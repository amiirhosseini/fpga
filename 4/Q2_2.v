==> flow/design.v <==
module Correlation_32(
    input [31:0] Num_1,
    input [31:0] Num_2,
    input [31:0] Num_3,
    input [31:0] Num_4,
    input [31:0] Num_5,
    input [31:0] Num_6,
    input [31:0] Num_7,
    input [31:0] Num_8,
    input [31:0] Num_9,
    input [31:0] Num_10,
    input [31:0] Num_11,
    input [31:0] Num_12,
    input [31:0] Num_13,
    input [31:0] Num_14,
    input [31:0] Num_15,
    input [31:0] Num_16,
    input [31:0] Target_Num,
    input Clock,
    input Reset,
    output reg [3:0] Out_4
    );
	 reg [5:0] corr_memory[14:0];
	 reg [5:0] max;
	 integer i;
	 always @(posedge Clock or posedge Reset) begin
		if(Reset) begin
			Out_4<=0;
		end
		else begin
			corr_memory[0] = Correlation_Func(Num_1,Target_Num);
			corr_memory[1] = Correlation_Func(Num_2,Target_Num);
			corr_memory[2] = Correlation_Func(Num_3,Target_Num);
			corr_memory[3] = Correlation_Func(Num_4,Target_Num);
			corr_memory[4] = Correlation_Func(Num_5,Target_Num);
			corr_memory[5] = Correlation_Func(Num_6,Target_Num);
			corr_memory[6] = Correlation_Func(Num_7,Target_Num);
			corr_memory[7] = Correlation_Func(Num_8,Target_Num);
			corr_memory[8] = Correlation_Func(Num_9,Target_Num);
			corr_memory[9] = Correlation_Func(Num_10,Target_Num);
			corr_memory[10] = Correlation_Func(Num_11,Target_Num);
			corr_memory[11] = Correlation_Func(Num_12,Target_Num);
			corr_memory[12] = Correlation_Func(Num_13,Target_Num);
			corr_memory[13] = Correlation_Func(Num_14,Target_Num);
			corr_memory[14] = Correlation_Func(Num_15,Target_Num);
			max = Correlation_Func(Num_16,Target_Num);
			Out_4<=15;
			for(i=14;i>=0;i=i-1) begin
				if(corr_memory[i]>=max) begin
					max = corr_memory[i];
					Out_4 <= i;
				end
			end
		end
	 end
	 function [5:0] Correlation_Func;
		input [31:0] Num;		
		input [31:0] Target;
		reg [5:0] i;
		begin
			Correlation_Func=0;
			for (i=0;i<32;i=i+1)
				Correlation_Func=Correlation_Func+(Num[i]==Target[i]);
		end
	endfunction
endmodule
module RFCorrelator(
    input Bit_stream,
    input Clock,
    input Reset,
    output reg [3:0] Out_str
    );
	 reg [31:0] serial_to_parallel;
	wire [31:0] inputs[15:0];
	reg [4:0] counter;
	wire [3:0] Out_4;
	always @(posedge Clock or posedge Reset) begin
		if(Reset) begin
			serial_to_parallel<=0;
			counter<=0;
			Out_str<=0;
		end
		else begin
			counter<=counter+1;
			serial_to_parallel<={serial_to_parallel[30:0],Bit_stream};
			if(counter==5'b11111) begin
				Out_str<=Out_4;
			end
		end
	end
	 Correlation_32 corr_32 (
		.Num_1({serial_to_parallel[30:0],Bit_stream}), 
		.Num_2(inputs[0]), 
		.Num_3(inputs[1]), 
		.Num_4(inputs[2]), 
		.Num_5(inputs[3]), 
		.Num_6(inputs[4]), 
		.Num_7(inputs[5]), 
		.Num_8(inputs[6]), 
		.Num_9(inputs[7]), 
		.Num_10(inputs[8]), 
		.Num_11(inputs[9]), 
		.Num_12(inputs[10]), 
		.Num_13(inputs[11]), 
		.Num_14(inputs[12]), 
		.Num_15(inputs[13]), 
		.Num_16(inputs[14]), 
		.Target_Num(inputs[15]), 
		.Clock(Clock), 
		.Reset(Reset), 
		.Out_4(Out_4)
	);
	genvar i;
	generate
		for(i=0;i<16;i=i+1) begin : assigning
			assign inputs[i] = i==15?0:i==0? 4225597151 : 32'hFFFF_FFFF;
		end
	endgenerate
endmodule
Reports on RFCorrelator
What the tools print for RFCorrelator, step after step. Lines are those of the file above, counted from 1. Cell names lack the library's common part. The mark n/a stands for no value.

Top module: RFCorrelator. Clock port: Clock. Library: sky130hd. Timing corner: tt_025C_1v80.

Elaborated design
Counts by Yosys on the flattened word-level netlist (proc, flatten, opt, wreduce). Print and check cells are left out. Cells with the same type and inputs are merged into one.

Under flip-flop bits (word level) stands 44. For memory bits (writable) the number is 0. For latch bits the number is 0. Under word width x clocked read ports stands 0. ROM bits: 0. The entry for word-level cells reads 71. For input port bits the number is 3. Under memory cells stands 0.

The figure for div/mod/pow operators is 0. $lt $le $gt $ge: 1. The figure for shift operators is 0. The figure for bitwise logic cells is 0. Reduce/logical cells: 32. The figure for multiply operators is 0. The entry for equality and inequality tests reads 1. Add/subtract/negate cells: 32. Multiplexer cells: 1.

Operators by type and width (count): 6-bit by 1-bit adder with 6-bit output (30); 1-bit zero test (32); 6-bit by 3-bit greater-or-equal comparator with 1-bit output (second input constant) (1); 5-bit by 1-bit adder with 5-bit output (second input constant) (1); 5-bit == test (second input constant) (1); 1-bit by 1-bit adder with 2-bit output (1); 1-bit two-way mux (1).

Depth
Depth = most cells in a row (Yosys ltp): at word level without a register or memory, in the mapped netlist without a sequential cell, where the memories' decode and read muxes count.

For word-level depth the number is 34. For ABC_AREA the number is 0. Depth in mapped cells: 15.

Mapped cells and area
The flow's flattened synthesis, as Yosys stat reports it; memories are mapped. The netlist is that of the ABC_AREA named above (0 if unset); the other value can give another one.

Cell types (count): dfrtp_1 (38); fa_1 (24); inv_1 (51); ha_1 (10); buf_4 (3); a2111oi_2 (1); mux2_2 (1); mux2i_1 (1); o32a_1 (1); and4_1 (1); xnor2_1 (1); xor2_1 (1); a21o_1 (1); nor3b_1 (1); and3_1 (1); nand2b_1 (1); nand3_1 (1); conb_1 (1); nor2_1 (1).

The entry for flip-flops reads 38. Mapped cells: 140. The entry for area of sequential cells reads 950.9 µm². For chip area (Yosys) the number is 1883.1 µm².

The figures by module come from a second, unflattened synthesis with its own total; it is not the netlist above.

Under cells (unflattened synthesis) stands 2170. The entry for area total of the unflattened synthesis reads 21169.1 µm².

Rows give one instance, submodules left out.

Modules: Correlation_32 (area 20054.2 µm², cells 2116, seq. area 100.1 µm², instances 1); RFCorrelator (area 1114.8 µm², cells 54, seq. area 1001.0 µm², instances 1).

Worst setup path after synthesis
OpenSTA on the mapped netlist: ideal clock, no wires. The path of least setup slack (recovery checks aside). Input and output delay are each 20% of the period. Register names are those of the netlist, which keeps one name where synthesis merged equal registers.

Path kind: input -> register. Start: in Bit_stream. End: reg corr_32.Out_4[0]. Path delay: 4.259 ns. Under data required time stands 6.150 ns. The figure for period is 6.28 ns. The entry for stages reads 15. For path slack the number is 0.764 ns. For launch time at the first pin the number is 1.256 ns. Under arrival time stands 5.385 ns. Library setup time: 0.130 ns. The figure for synthesis period reached is 5.516 ns.

"path delay" = arrival - input delay + setup time. "stages" counts driving pins, that of a launching flip-flop among them; a cell with two outputs on the path counts twice. "synthesis period reached" = period - worst setup slack (recovery checks aside). The figure is calculated, with input and output delays left at 20% of the set period. The rows between start and end are the longest chain of elaborated cells between them; the timing report does not say that the signal goes this way. Where chains are equally long, one stands for them. A line is the first line of the expression or statement that the cell stems from. Yosys adds cells for indexed reads and writes and turns some case tables into memories. A register here has more assigning lines than the two given.

Cell sequence: inv_1 -> ha_1 -> fa_1 -> fa_1 -> fa_1 -> fa_1 -> inv_1 -> fa_1 -> inv_1 -> fa_1 -> inv_1 -> fa_1 -> and4_1 -> mux2i_1 -> a2111oi_2. For length of the longest elaborated chain the number is 34. The figure for elaborated cells between the ends (all ways) is 34. Classes of those cells: add/sub (31); compare (1); mux (1); reduce/logical (1).

RTL lines, path after synthesis: start: declaration (line 68) `input Bit_stream,`; 1-bit zero test (line 63); 1-bit by 1-bit adder with 2-bit output (line 63); 6-bit by 1-bit adder with 6-bit output x30 (line 63); 6-bit by 3-bit greater-or-equal comparator with 1-bit output (line 49) `if(corr_memory[i]>=max) begin`; 1-bit two-way mux (line 49); end: assignment (line 47) `Out_4<=15;`; end: assignment (line 51) `Out_4 <= i;`; end: declaration (line 21) `output reg [3:0] Out_4`.

Path in the finished layout
From the final timing report of run 1: the path of least setup slack in the routed layout; clock arrival at registers is part of the times.

Path kind: input -> register. Start: in Bit_stream. End: reg corr_32.Out_4[0]. Library setup time: 0.11 ns. The entry for stages reads 16. The figure for period is 6.15 ns. Under data required time stands 6.31 ns. Under arrival time stands 6.02 ns. For launch time at the first pin the number is 1.23 ns. For path slack the number is 0.29 ns.

The rows between start and end are the longest chain of elaborated cells between them; the timing report does not say that the signal goes this way. Where chains are equally long, one stands for them. A register here has more assigning lines than the two given.

Cell sequence: clkdlybuf4s50_1 -> inv_1 -> ha_1 -> fa_1 -> fa_1 -> fa_1 -> fa_1 -> inv_1 -> fa_1 -> inv_1 -> fa_1 -> inv_1 -> fa_1 -> nor2_1 -> o32a_1 -> a2111oi_2. For length of the longest elaborated chain the number is 34. The figure for elaborated cells between the ends (all ways) is 34. Classes of those cells: add/sub (31); compare (1); mux (1); reduce/logical (1).

RTL lines, path post-layout: start: declaration (line 68) `input Bit_stream,`; 1-bit zero test (line 63); 1-bit by 1-bit adder with 2-bit output (line 63); 6-bit by 1-bit adder with 6-bit output x30 (line 63); 6-bit by 3-bit greater-or-equal comparator with 1-bit output (line 49) `if(corr_memory[i]>=max) begin`; 1-bit two-way mux (line 49); end: assignment (line 47) `Out_4<=15;`; end: assignment (line 51) `Out_4 <= i;`; end: declaration (line 21) `output reg [3:0] Out_4`.

Add stored flow runs of RFCorrelator

Top module RFCorrelator; platform sky130hd; tools Yosys and OpenROAD; 2 stored runs in no particular order. Input and output delays are each 20% of the period that was set; the output load is 0.01 pF. By "achieved period" is meant the clock period of the run minus its worst setup slack. This is arithmetic on one report: input and output delays are still those of the set period (20% each). "critical path time" = time allowed to the worst setup path (clock period - input delay - output delay, where it has them) - its slack; a late launch clock adds to it, a late capture clock takes from it. "total power after layout" is the tool's figure for a default switching activity; nothing was simulated.

Run 1 has these settings: period_ns 6.15; SETUP_SLACK_MARGIN -0.06; CAP_MARGIN 20; CORE_MARGIN 2; CORE_UTILIZATION 40; SLEW_MARGIN 20. The synthesis area reads 1883.1 µm². The area inside the die boundary reads 5272.2 µm². The standard-cell area after routing is 2062.0 µm². The utilization after routing stands at 46.4%. The measured smallest setup slack is 0.287 ns. The total negative slack reads 0.000 ns. The measured post-route worst hold slack is 0.378 ns. The total power after layout reads 1039 µW. The achieved period stands at 5.863 ns. The measured critical path time is 4.63 ns. Critical path kind: input -> register.

Run 2 has these settings: period_ns 8.72; CORE_UTILIZATION 67; SETUP_SLACK_MARGIN 0.08; CELL_PAD_IN_SITES_GLOBAL_PLACEMENT 0; CTS_CLUSTER_DIAMETER 224; CAP_MARGIN 30; MIN_ROUTING_LAYER met2; CORE_MARGIN 2; SLEW_MARGIN 20. The synthesis area reads 1883.1 µm². The area inside the die boundary reads 3250.7 µm². The standard-cell area after routing is 2021.9 µm². The utilization after routing stands at 74.6%. The measured smallest setup slack is 2.354 ns. The total negative slack reads 0.000 ns. The measured post-route worst hold slack is 0.384 ns. The total power after layout reads 737.3 µW. The achieved period stands at 6.366 ns. The measured critical path time is 4.62 ns. Critical path kind: input -> register.
